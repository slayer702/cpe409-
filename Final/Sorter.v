==> flow/design.v <==
module SubModule (
  input wire clk,
  input wire rst,
  input wire [7:0] data,
  input wire [7:0] addr,
  input wire [7:0] feed_in,
  input wire [7:0] feed_in_addr,
  output reg [7:0] feed_out,
  output reg [7:0] feed_out_addr,
  output reg [7:0] ab,
  output reg [7:0] b
);
  wire comparator = feed_in >= b;
  always @ (posedge clk or posedge rst) begin 
    if (rst) begin
      b <= 'b0;
    end
    else if (comparator) begin 
      b <= feed_in;
      ab <= feed_in_addr;
    end 
  end
  always @ (*) begin 
    feed_out = comparator ? b : data;
    feed_out_addr = comparator ? ab : addr;
  end
endmodule 
module Sorter # (
  parameter N = 64
)(
  input wire clk,                        
  input wire rst,                        
  input wire [7:0] data,                 
  input wire [7:0] addr,                 
  output reg [N*8 - 1:0] sorted_data,    
  output reg [N*8 - 1:0] sorted_addr     
); 
  wire [7:0] out_array_data [0:N-1];
  wire [7:0] out_array_addr [0:N-1];
  integer i;
  always @(*) begin 
    for (i = 0; i < N; i = i + 1) begin 
      sorted_data[7+8*i -:8] <= out_array_data[i];
      sorted_addr[7+8*i -:8] <= out_array_addr[i];
    end
  end
  wire [7:0] feed_outs [0:N-1];
  wire [7:0] feed_out_addrs [0:N-1];
  SubModule u_SubModule_0 (
    .clk              (clk),
    .rst              (rst),
    .data             (data),
    .addr             (addr),
    .feed_in          (data),
    .feed_in_addr     (addr),
    .feed_out         (feed_outs[0]),
    .feed_out_addr    (feed_out_addrs[0]),
    .ab               (out_array_addr[0]),
    .b                (out_array_data[0])
  );
  genvar j;
  generate
    for (j = 1; j < N; j = j + 1) begin : G
      SubModule u_SubModule_0 (
        .clk              (clk),
        .rst              (rst),
        .data             (data),
        .addr             (addr),
        .feed_in          (feed_outs[j-1]),        
        .feed_in_addr     (feed_out_addrs[j-1]),
        .feed_out         (feed_outs[j]),
        .feed_out_addr    (feed_out_addrs[j]),
        .ab               (out_array_addr[j]),
        .b                (out_array_data[j])
      );
    end
  endgenerate
endmodule
Reports on Sorter
What the tools print for Sorter, step after step.
Line numbers count from 1 in the design file above.
Library cell names are shortened.
Not given: --

set-up
  design top = Sorter
  clock input = clk
  cell library = sky130hd
  library corner = tt_025C_1v80

Elaborated design
Source: Yosys, flattened and elaborated. Widths are those after wreduce. Registers that Yosys merges into a memory's read port (data or address) are not register bits. Print and check cells do not count. Equal cells are merged and count once.

word-level totals
  register bits = 1024
  input port bits = 18
  output and inout bits = 1024
  cells after elaboration = 383

cells by class
  $lt $le $gt $ge = 64
  mux-type cells = 126
  bitwise logic cells = 1
  reductions and logical operators = 64

operators by type and width
  cell                 number
  8-bit 2-to-1 mux     126
  8-bit >= comparator  64
  2-bit AND reduction  64
  1-bit NOT            1

Depth
Longest topological path by Yosys (ltp), each cell counted once; first at word level (registers and memories cut), then after technology mapping (sequential cells cut; the memories' decode and read muxes count).

depth
  depth after elaboration = 128
  ABC_AREA = 0
  gate-level depth with buffers = 390

After synthesis
Yosys stat after the flow's synthesis: flattened, memories mapped to cells. It holds for the ABC_AREA given above (unset counts as 0); a run with the other value may have another netlist.
Totals and module areas in this step are rounded.

cells by type
  cell       number
  edfxtp_1   512
  mux2_2     1366
  dfrtp_1    512
  ha_1       512
  inv_1      452
  mux2i_1    63
  buf_2      124
  a2111oi_0  62
  a221oi_1   60
  o21a_1     65
  a21o_1     62
  o211ai_1   60
  and2_1     70
  clkbuf_1   109
  nand2b_1   65
  and3_1     64
  a21oi_1    65
  o21ai_1    60

Not listed: further types 23, cells in them 179.

mapped netlist
  cells in the netlist = 4462
  synthesis area = 0.0587 mm2
  sequential area = 0.0282 mm2
  flip-flop cells = 1024
  buffers = 254

The figures by module come from a second, unflattened synthesis with its own total; it is not the netlist above.

unflattened totals
  cell total of the unflattened synthesis = 4544
  area total of the unflattened synthesis = 0.0672 mm2

Rows give one instance, submodules left out.

modules
  module     times used  cells  area (mm2)  sequential area (mm2)
  SubModule  64          71     0.00105     0.00044
  Sorter     1           0      0           0

Worst setup path after synthesis
Source: OpenSTA report_checks on the synthesized netlist (no wires, ideal clock, input and output delay 20% of the period each), path of least setup slack; recovery checks are left aside. Register names are those of the netlist, which keeps one name where synthesis merged equal registers.

path post-synthesis
  path type = in2reg
  start = input port data[0]
  end = register G[63].u_SubModule_0.b[1]
  clock period = 137.0 ns
  input delay = 27.400 ns
  setup time = 0.125 ns
  launch time at the first pin = 27.400 ns
  arrival = 119.591 ns
  required time = 136.875 ns
  slack = 17.284 ns
  path delay = 92.316 ns
  stages = 390
  buffers on the path = 67
  synthesis period reached = 119.716 ns

"path delay" is the arrival time less input delay plus setup time.
"stages" counts driving pins, that of a launching flip-flop among them; a cell with two outputs on the path counts twice.
"synthesis period reached" is the clock period less the worst setup slack; recovery checks do not enter. This is arithmetic on one report: input and output delays are still those of the set period (20% each).
Between the ends stands the longest chain of elaborated cells between them, by number of cells; it is not shown to be the way that was timed. Of several equally long chains one is given.
Each line given opens the expression or statement behind the cell; cells for indexed reads and writes are added by Yosys, which also makes memories of some case tables.

on the way, post-synthesis
  path through = clkbuf_1 > inv_1 > ha_1 > nand2b_1 > a2111oi_0 > o21ai_1 > buf_2 > mux2_2 > ha_1 > o21a_1 > o211ai_1 > o21ai_1 > buf_2 > mux2i_1 > ha_1 > nand2b_1 > a2111oi_0 > o21ai_1 > (+354 left out) > nand2b_1 > a2111oi_0 > o21ai_1 > buf_2 > mux2i_1 > ha_1 > nand2b_1 > a2111oi_0 > o21ai_1 > buf_2 > mux2i_1 > ha_1 > nand2b_1 > a21o_1 > a2111oi_0 > o31a_1 > buf_2 > mux2_2
  cells in the longest elaborated chain = 127

RTL lines, path post-synthesis
  element              RTL line  source
  from (decl)          33        input wire [7:0] data,
  8-bit >= comparator  13        wire comparator = feed_in >= b;
  8-bit 2-to-1 mux     24        feed_out = comparator ? b : data;
  8-bit >= comparator  13
  8-bit 2-to-1 mux     24
  8-bit >= comparator  13
  8-bit 2-to-1 mux     24
  8-bit >= comparator  13
  (+113 left out)      --
  8-bit >= comparator  13
  8-bit 2-to-1 mux     24
  8-bit >= comparator  13
  8-bit 2-to-1 mux     24
  8-bit >= comparator  13
  8-bit 2-to-1 mux     24
  8-bit >= comparator  13
  to (assign)          16        b <= 'b0;
  to (assign)          19        b <= feed_in;
  to (decl)            11        output reg [7:0] b

Nets of the timed path that keep an RTL name, with a line that drives or declares them; the list need not be complete.

named nets, post-synthesis
  net                            RTL line
  G[1].u_SubModule_0.feed_in[3]  24

Timing after layout
From the final timing report of run A: the path of least setup slack in the routed layout; clock arrival at registers is part of the times.

path after layout
  path type = in2reg
  start = input port data[0]
  end = register G[63].u_SubModule_0.b[5]
  clock period = 133.0 ns
  input delay = 26.60 ns
  setup time = 0.12 ns
  launch time at the first pin = 26.60 ns
  arrival = 128.18 ns
  required time = 133.67 ns
  slack = 5.50 ns
  stages = 386
  buffers on the path = 63

Between the ends stands the longest chain of elaborated cells between them, by number of cells; it is not shown to be the way that was timed. Of several equally long chains one is given.

on the way, after layout
  path through = buf_4 > inv_1 > ha_1 > nand2b_1 > a2111oi_2 > o21ai_2 > clkbuf_4 > mux2i_1 > ha_1 > nand2b_1 > a2111oi_4 > o21ai_4 > mux2_2 > ha_1 > and3_1 > a221oi_2 > o21ai_4 > buf_12 > (+350 left out) > ha_1 > and3_1 > a221oi_1 > o21ai_2 > buf_4 > mux2i_2 > ha_1 > nand2b_1 > a2111oi_4 > o21ai_4 > mux2i_1 > ha_1 > nand2b_1 > a21o_1 > a2111oi_0 > o31a_1 > buf_2 > mux2_2
  cells in the longest elaborated chain = 127

RTL lines, path after layout
  element              RTL line  source
  from (decl)          33        input wire [7:0] data,
  8-bit >= comparator  13        wire comparator = feed_in >= b;
  8-bit 2-to-1 mux     24        feed_out = comparator ? b : data;
  8-bit >= comparator  13
  8-bit 2-to-1 mux     24
  8-bit >= comparator  13
  8-bit 2-to-1 mux     24
  8-bit >= comparator  13
  (+113 left out)      --
  8-bit >= comparator  13
  8-bit 2-to-1 mux     24
  8-bit >= comparator  13
  8-bit 2-to-1 mux     24
  8-bit >= comparator  13
  8-bit 2-to-1 mux     24
  8-bit >= comparator  13
  to (assign)          16        b <= 'b0;
  to (assign)          19        b <= feed_in;
  to (decl)            11        output reg [7:0] b

Nets of the timed path that keep an RTL name, with a line that drives or declares them; the list need not be complete.

named nets, after layout
  net                              RTL line
  G[1].u_SubModule_0.feed_out[7]   24
  G[4].u_SubModule_0.feed_out[6]   24
  G[10].u_SubModule_0.feed_in[6]   24
  G[34].u_SubModule_0.feed_out[7]  24
  G[35].u_SubModule_0.feed_out[7]  24

Stored flow runs of Sorter (2 of them; Yosys, OpenROAD, sky130hd). They differ in their settings and are not a sequence. Constraints: input delay and output delay 20% of the set period each, output load 0.01 pF.
"reached clock period" means the clock period less the worst setup slack. The figure is calculated, with input and output delays left at 20% of the set period.
"critical path time" = time allowed to the worst setup path (clock period - input delay - output delay, where it has them) - its slack; a late launch clock adds to it, a late capture clock takes from it.
The measured numbers are rounded.
Among the settings, - means not set for that run.

setting or result                             run A    run B
period_ns                                     133.0    121.0
CORE_UTILIZATION                              26       40
SETUP_SLACK_MARGIN                            -2.0     5.0
PLACE_DENSITY                                 0.4      -
CELL_PAD_IN_SITES_GLOBAL_PLACEMENT            3        -
CELL_PAD_IN_SITES_DETAIL_PLACEMENT            1        -
GPL_TIMING_DRIVEN                             0        -
GPL_ROUTABILITY_DRIVEN                        1        -
MIN_ROUTING_LAYER                             met1     -
MAX_ROUTING_LAYER                             met4     -
CAP_MARGIN                                    20       20
CORE_MARGIN                                   2        2
SLEW_MARGIN                                   20       20
worst setup slack after layout (ns)           5.50     7.68
critical path time (ns)                       100.90   89.12
class of the worst setup path                 in2reg   in2reg
post-route setup TNS (ns)                     0.000    0.000
reached clock period (ns)                     127.502  113.323
total die area (mm2)                          0.23     0.15
final design utilization                      0.354    0.543
standard-cell area of the final layout (mm2)  0.0796   0.0791
worst hold slack in the final report (ns)     0.550    0.539
cell area after synthesis (mm2)               0.0587   0.0587
